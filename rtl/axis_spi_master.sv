==> flow/design.v <==
interface axis_if #(
    parameter DATA_WIDTH = 8
);
logic [DATA_WIDTH-1:0] tdata;
logic                  tvalid;
logic                  tready;
logic                  tlast;
modport master (
    input  tready,
    output tdata,
    output tvalid,
    output tlast
);
modport slave (
    output tready,
    input  tdata,
    input  tvalid,
    input  tlast
);
endinterface
module axis_spi_master #(
    parameter SPI_MODE     = 1,
    parameter DATA_WIDTH   = 8,
    parameter MAIN_CLK     = 27_000_000,
    parameter SPI_CLK      = 6_750_000,
    parameter SLAVE_NUM    = 2,
    parameter WAIT_TIME    = 50
) (
    input  logic                         clk_i,
    input  logic                         arstn_i,
    input  logic [$clog2(SLAVE_NUM)-1:0] addr_i,
    output logic                         spi_clk_o,
    output logic [SLAVE_NUM-1:0]         spi_cs_o,
    output logic                         spi_mosi_o,
    input  logic                         spi_miso_i,
    axis_if.slave                        s_axis,
    axis_if.master                       m_axis
);
localparam DIVIDER      = MAIN_CLK/SPI_CLK;
localparam HALF_DIVIDER = DIVIDER/2;
localparam EDGE_NUM     = DATA_WIDTH*2;  
localparam CPHA         = (SPI_MODE == 1) || (SPI_MODE == 3);
localparam CPOL         = (SPI_MODE == 2) || (SPI_MODE == 3);
logic [$clog2(WAIT_TIME)-1:0]  wait_cnt;
logic                          wait_done;
logic [$clog2(DIVIDER)-1:0]    clk_cnt;
logic                          clk_done;
logic                          half_clk_done;
logic [$clog2(EDGE_NUM):0]     edge_cnt;
logic                          edge_done;
logic                          edge_done_d;
logic                          spi_clk_reg;
logic                          spi_cs_reg;
logic                          tlast_flag;
logic                          m_axis_tlast_reg;
logic                          m_axis_tvalid_reg;
logic [DATA_WIDTH-1:0]         m_axis_tdata_reg;
logic [DATA_WIDTH-1:0]         tx_data;
logic [$clog2(DATA_WIDTH)-1:0] tx_bit_cnt;
logic [DATA_WIDTH-1:0]         rx_data;
logic [$clog2(DATA_WIDTH)-1:0] rx_bit_cnt;
logic                          rx_bit_done;
logic                          leading_edge;
logic                          trailing_edge;
logic                          m_handshake;
logic                          s_handshake;
logic                          s_handshake_d;
typedef enum logic [1:0] {
    IDLE = 2'b00,
    DATA = 2'b01,
    WAIT = 2'b10
} my_state;
my_state state;
if (SLAVE_NUM == 1) begin
    assign spi_cs_o = spi_cs_reg;
end else begin
    always_comb begin
        for (int i = 0; i < SLAVE_NUM; i++) begin
            if (i == addr_i) begin
                spi_cs_o[i] = spi_cs_reg;
            end else begin
                spi_cs_o[i] = 1'b1;
            end
        end
    end
end
always_ff @(posedge clk_i or negedge arstn_i) begin
    if (~arstn_i) begin
        state      <= IDLE;
        spi_cs_reg <= 1'b1;
        tlast_flag <= 1'b0;
    end else begin
        case (state)
            IDLE: begin
                if (s_axis.tvalid) begin
                    state      <= DATA;
                    spi_cs_reg <= 1'b0;
                    tlast_flag <= s_axis.tlast;
                end
            end
            DATA: begin
                if (edge_done) begin
                    if (tlast_flag) begin
                        state      <= WAIT;
                        spi_cs_reg <= 1'b1;
                        tlast_flag <= 1'b0;
                    end else begin
                        state <= IDLE;
                    end
                end
            end
            WAIT: begin
                if (wait_done) begin
                    state <= IDLE;
                end
            end
            default: state <= IDLE;
        endcase
    end
end
always_ff @(posedge clk_i or negedge arstn_i) begin
    if (~arstn_i) begin
        wait_cnt <= '0;
    end else if (wait_done) begin
        wait_cnt <= '0;
    end else if (state == WAIT) begin
        wait_cnt <= wait_cnt + 1'b1;
    end
end
assign wait_done = (wait_cnt == WAIT_TIME - 1) ? 1'b1 : 1'b0;
always_ff @(posedge clk_i or negedge arstn_i) begin
    if (~arstn_i) begin
        clk_cnt <= '0;
    end else if (clk_done) begin
        clk_cnt <= '0;
    end else if (~edge_done) begin
        clk_cnt <= clk_cnt + 1'b1;
    end
end
assign clk_done      = (clk_cnt == DIVIDER - 1) ? 1'b1 : 1'b0;
assign half_clk_done = (clk_cnt == HALF_DIVIDER - 1) ? 1'b1 : 1'b0;
always_ff @(posedge clk_i or negedge arstn_i) begin
    if (~arstn_i) begin
        trailing_edge <= 1'b0;
        leading_edge  <= 1'b0;
        edge_cnt      <= '0;
        spi_clk_reg   <= CPOL;
    end else begin
        trailing_edge <= 1'b0;
        leading_edge  <= 1'b0;
        if (s_handshake) begin
            edge_cnt <= EDGE_NUM;
        end else if (~edge_done) begin
            if (clk_done) begin
                trailing_edge <= 1'b1;
                edge_cnt      <= edge_cnt - 1'b1;
                spi_clk_reg   <= ~spi_clk_reg;
            end else if (half_clk_done) begin
                leading_edge <= 1'b1;
                edge_cnt     <= edge_cnt - 1'b1;
                spi_clk_reg  <= ~spi_clk_reg;
            end
        end
    end
end
assign edge_done = ~(|edge_cnt);
always_ff @(posedge clk_i) begin
    edge_done_d <= (state == WAIT) ? 1'b0 : edge_done;
end
always_ff @(posedge clk_i or negedge arstn_i) begin
    if (~arstn_i) begin
        spi_clk_o <= CPOL;
    end else begin
        spi_clk_o <= spi_clk_reg;
    end
end
always_ff @(posedge clk_i or negedge arstn_i) begin
    if (~arstn_i) begin
        rx_bit_cnt <= '0;
        rx_data    <= '0;
    end else if (rx_bit_done) begin
        rx_bit_cnt <='0;
    end else if ((leading_edge & ~CPHA) || (trailing_edge & CPHA)) begin
        rx_bit_cnt <= rx_bit_cnt + 1'b1;
        rx_data    <= {rx_data[DATA_WIDTH-2:0], spi_miso_i};
    end
end
assign rx_bit_done = (rx_bit_cnt == DATA_WIDTH - 1) ? 1'b1 : 1'b0;
always_ff @(posedge clk_i or negedge arstn_i) begin
    if (~arstn_i) begin
        tx_bit_cnt <= DATA_WIDTH - 1;
        spi_mosi_o <= '0;
    end else if (s_handshake) begin
        tx_bit_cnt <= DATA_WIDTH - 1;
    end else if (s_handshake_d & ~CPHA) begin  
        tx_bit_cnt <= DATA_WIDTH - 2;
        spi_mosi_o <= tx_data[DATA_WIDTH-1];
    end else if ((leading_edge & CPHA) || (trailing_edge & ~CPHA)) begin
        tx_bit_cnt <= tx_bit_cnt - 1'b1;
        spi_mosi_o <= tx_data[tx_bit_cnt];
    end
end
always_ff @(posedge clk_i or negedge arstn_i) begin
    if (~arstn_i) begin
        tx_data <= '0;
    end else if (s_handshake) begin
        tx_data <= s_axis.tdata;
    end
end
always_ff @(posedge clk_i or negedge arstn_i) begin
    if (~arstn_i) begin
        m_axis_tlast_reg  <= '0;
        m_axis_tvalid_reg <= '0;
        m_axis_tdata_reg  <= '0;
    end else if (m_handshake) begin
        m_axis_tlast_reg  <= 1'b0;
        m_axis_tvalid_reg <= 1'b0;
    end else if (edge_done_d) begin
        if (state == WAIT) begin
            m_axis_tlast_reg <= 1'b1;
        end
        m_axis_tvalid_reg <= 1'b1;
        m_axis_tdata_reg  <= rx_data;
    end
end
always_ff @(posedge clk_i) begin
    s_handshake_d <= s_handshake;
end
assign s_axis.tready = (state == IDLE) ? 1'b1 : 1'b0;
assign m_axis.tvalid = m_axis_tvalid_reg;
assign m_axis.tdata  = m_axis_tdata_reg;
assign m_axis.tlast  = m_axis_tlast_reg;
assign s_handshake   = s_axis.tvalid & s_axis.tready;
assign m_handshake   = m_axis.tvalid & m_axis.tready;
endmodule
# From RTL to reports: axis_spi_master
# What the tools print for axis_spi_master, step after step.
# Line numbers count from 1 in the design file above.
# Operators carry their Yosys type and port widths (W data, S select, Z words).
# The mark -- stands for no value.
[design]
design = "axis_spi_master"
clock = "clk_i"
library = "sky130hd"
corner = "tt_025C_1v80"

# Word level
# Source: Yosys, flattened and elaborated, memories not mapped. Widths are those after wreduce. Registers that Yosys merges into a memory's read port (data or address) are not register bits. Print and check cells do not count. Equal cells are merged and count once.
[op_classes]
shifts = 1
eq_ne = 9
reduce_logical = 15
bitwise = 3
addsub = 4
mux = 34
[ops]
columns = ["op", "n"]
rows = [
  ["$mux W5", 4],
  ["$mux W1", 17],
  ["$reduce_bool A2 Y1", 6],
  ["$mux W6", 2],
  ["$mux W2", 6],
  ["$reduce_and A3 Y1", 3],
  ["$ne A2 B2 Y1 const B", 4],
  ["$shiftx A8 B3 Y1", 1],
  ["$add A6 B1 Y6 const B", 1],
  ["$eq A6 B6 Y1 const B", 1],
  ["$pmux W2 S3", 1],
  ["$mux W3", 2],
  ["$sub A5 B1 Y5 const B", 1],
  ["$reduce_or A5 Y1", 1],
  ["$eq A2 B1 Y1 const B", 2],
  ["$eq A2 B2 Y1 const B", 2],
  ["$reduce_and A2 Y1", 2],
  ["$reduce_and A4 Y1", 1],
  ["$pmux W1 S2", 2],
  ["$sub A3 B1 Y3 const B", 1],
  ["$reduce_bool A3 Y1", 1],
  ["$not A1 Y1", 2],
  ["$add A2 B1 Y2 const B", 1],
  ["$logic_not A2 Y1", 1],
  ["$and A1 B1 Y1", 1],
]
[word_totals]
register_bits = 25
word_cells = 78
input_bits = 4
out_inout_bits = 4

# Logic depth
# Depth = most cells in a row (Yosys ltp): at word level without a register or memory, in the mapped netlist without a sequential cell, where the memories' decode and read muxes count.
[depth]
depth_word = 6
ABC_AREA = 0
mapped_depth = 5
depth_no_buf = 5

# Synthesis result
# The flow's flattened synthesis, as Yosys stat reports it; memories are mapped. The netlist is that of the ABC_AREA named above (0 if unset); the other value can give another one.
[by_type]
columns = ["cell", "n", "type_area_um2"]
rows = [
  ["sky130_fd_sc_hd__dfrtp_1", 9, 225.216],
  ["sky130_fd_sc_hd__ha_1", 3, 37.536],
  ["sky130_fd_sc_hd__dfstp_2", 1, 26.275],
  ["sky130_fd_sc_hd__nor4b_4", 1, 23.773],
  ["sky130_fd_sc_hd__mux2i_1", 2, 20.019],
  ["sky130_fd_sc_hd__xor2_1", 2, 17.517],
  ["sky130_fd_sc_hd__nor2_1", 4, 15.014],
  ["sky130_fd_sc_hd__nand2b_1", 2, 12.512],
  ["sky130_fd_sc_hd__inv_1", 3, 11.261],
  ["sky130_fd_sc_hd__mux2_2", 1, 11.261],
  ["sky130_fd_sc_hd__o31a_1", 1, 8.758],
  ["sky130_fd_sc_hd__xnor2_1", 1, 8.758],
  ["sky130_fd_sc_hd__a21o_1", 1, 7.507],
  ["sky130_fd_sc_hd__buf_4", 1, 7.507],
  ["sky130_fd_sc_hd__nor4_1", 1, 6.256],
  ["sky130_fd_sc_hd__or2_2", 1, 6.256],
  ["sky130_fd_sc_hd__nor3_1", 1, 5.005],
  ["sky130_fd_sc_hd__o21ai_0", 1, 5.005],
]
# Other cell types: 2; their cells: 2.
[mapped]
mapped_area_um2 = 462.9
mapped_cells = 38
sequential_area_um2 = 251.5
flip_flops = 10
n_buf = 2

# Worst setup path after synthesis
# Path of least setup slack by OpenSTA after synthesis, without wires, with an ideal clock, recovery checks aside; 20% of the period is set as input and as output delay. Where synthesis merged equal registers, the netlist keeps one of their names.
[synth_timing]
path_type = "register -> register"
startpoint = "register edge_cnt[0]"
endpoint = "register spi_clk_reg"
path_delay_ps = 1305
arrival_ps = 1168
path_stages = 6
n_path_buf = 0
t_required_ps = 1143
setup_slack_ps = -25
t_first_pin_ps = 0
setup_ps = 137
period_ps = 1280
period_less_setup_slack_ps = 1305
# "path_delay_ps" is the arrival time less input delay plus setup time.
# "path_stages": output pins that drive a net of the path, with the launching flip-flop's if there is one; two outputs of one cell count as two.
# "period_less_setup_slack_ps" is the clock period less the worst setup slack; recovery checks do not enter. This is arithmetic on one report: input and output delays are still those of the set period (20% each).
# Between the ends stands the longest chain of elaborated cells between them, by number of cells; it is not shown to be the way that was timed. Of several equally long chains one is given.
# A line is the first line of the expression or statement that the cell stems from. Yosys adds cells for indexed reads and writes and turns some case tables into memories.
# A register here has more assigning lines than the two given.
[synth_between]
path_cell_list = "sky130_fd_sc_hd__dfrtp_1 > sky130_fd_sc_hd__inv_1 > sky130_fd_sc_hd__ha_1 > sky130_fd_sc_hd__nor4b_4 > sky130_fd_sc_hd__nor2_1 > sky130_fd_sc_hd__xor2_1"
elab_chain_cells = 2
cone_cells = 2
lines_between = 1
classes_between = "2 x reduce/logical"
[synth_lines]
columns = ["item", "line", "rtl"]
rows = [
  ["from (decl)", 49, "logic [$clog2(EDGE_NUM):0]     edge_cnt;"],
  ["from (assign)", 156, "edge_cnt      <= edge_cnt - 1'b1;"],
  ["from (assign)", 160, "edge_cnt     <= edge_cnt - 1'b1;"],
  ["$reduce_or A5 Y1", 166, "assign edge_done = ~(|edge_cnt);"],
  ["$reduce_and A3 Y1", "--", ""],
  ["to (assign)", 157, "spi_clk_reg   <= ~spi_clk_reg;"],
  ["to (assign)", 161, "spi_clk_reg  <= ~spi_clk_reg;"],
  ["to (decl)", 52, "logic                          spi_clk_reg;"],
]

## Implementation results

Design axis_spi_master on sky130hd. What follows are 2 stored runs of the flow, each under its own settings; their order means nothing. The constraints put input and output delay at 20% of the set period each and load the outputs with 0.01 pF.

# stored run 1
==> flow/run.sh <==
#!/bin/bash
# the make line also repeats the synthesis and layout settings of config.mk as NAME=value (left out here)
make -C /OpenROAD-flow-scripts/flow DESIGN_CONFIG=/design/flow/config.mk WORK_HOME=/design/flow/orfs CLKGATE_MAP_FILE= finish
==> flow/config.mk <==
export PLATFORM = sky130hd
export DESIGN_NAME = axis_spi_master
export DESIGN_NICKNAME = axis_spi_master
export VERILOG_FILES = /design/flow/design.v
export SDC_FILE = /design/flow/constraint.sdc
export NUM_CORES = 4
export LEC_CHECK = 0
export CAP_MARGIN = 20
export CORE_MARGIN = 2
export CORE_UTILIZATION = 64
export CTS_CLUSTER_DIAMETER = 201
export GPL_ROUTABILITY_DRIVEN = 0
export GPL_TIMING_DRIVEN = 1
export HOLD_SLACK_MARGIN = 0.18
export MAX_ROUTING_LAYER = met5
export MIN_ROUTING_LAYER = met2
export PLACE_DENSITY_LB_ADDON = 0.11
export SLEW_MARGIN = 5
export TNS_END_PERCENT = 85
==> flow/constraint.sdc <==
create_clock -name core_clock -period 2.54 [get_ports {clk_i}]
set_input_delay 0.5080 -clock core_clock [delete_from_list [all_inputs] [get_ports {clk_i}]]
set_output_delay 0.5080 -clock core_clock [all_outputs]
set_load 0.01 [all_outputs]

==> stored run 1: results <==
outcome="no results, floorplanning failed with PDN-0185"

# stored run 2
==> flow/run.sh <==
#!/bin/bash
# the make line also repeats the synthesis and layout settings of config.mk as NAME=value (left out here)
make -C /OpenROAD-flow-scripts/flow DESIGN_CONFIG=/design/flow/config.mk WORK_HOME=/design/flow/orfs CLKGATE_MAP_FILE= finish
==> flow/config.mk <==
export PLATFORM = sky130hd
export DESIGN_NAME = axis_spi_master
export DESIGN_NICKNAME = axis_spi_master
export VERILOG_FILES = /design/flow/design.v
export SDC_FILE = /design/flow/constraint.sdc
export NUM_CORES = 4
export LEC_CHECK = 0
export ABC_AREA = 0
export CAP_MARGIN = 20
export CELL_PAD_IN_SITES_GLOBAL_PLACEMENT = 2
export CORE_ASPECT_RATIO = 1.98
export CORE_MARGIN = 2
export CORE_UTILIZATION = 53
export CTS_CLUSTER_DIAMETER = 343
export GPL_ROUTABILITY_DRIVEN = 1
export GPL_TIMING_DRIVEN = 0
export PLACE_DENSITY_LB_ADDON = 0.25
export SETUP_SLACK_MARGIN = 0.43
export SLEW_MARGIN = 20
export TNS_END_PERCENT = 70
==> flow/constraint.sdc <==
create_clock -name core_clock -period 1.64 [get_ports {clk_i}]
set_input_delay 0.3280 -clock core_clock [delete_from_list [all_inputs] [get_ports {clk_i}]]
set_output_delay 0.3280 -clock core_clock [all_outputs]
set_load 0.01 [all_outputs]

==> stored run 2: results <==
outcome="no results, floorplanning failed with PDN-0185"
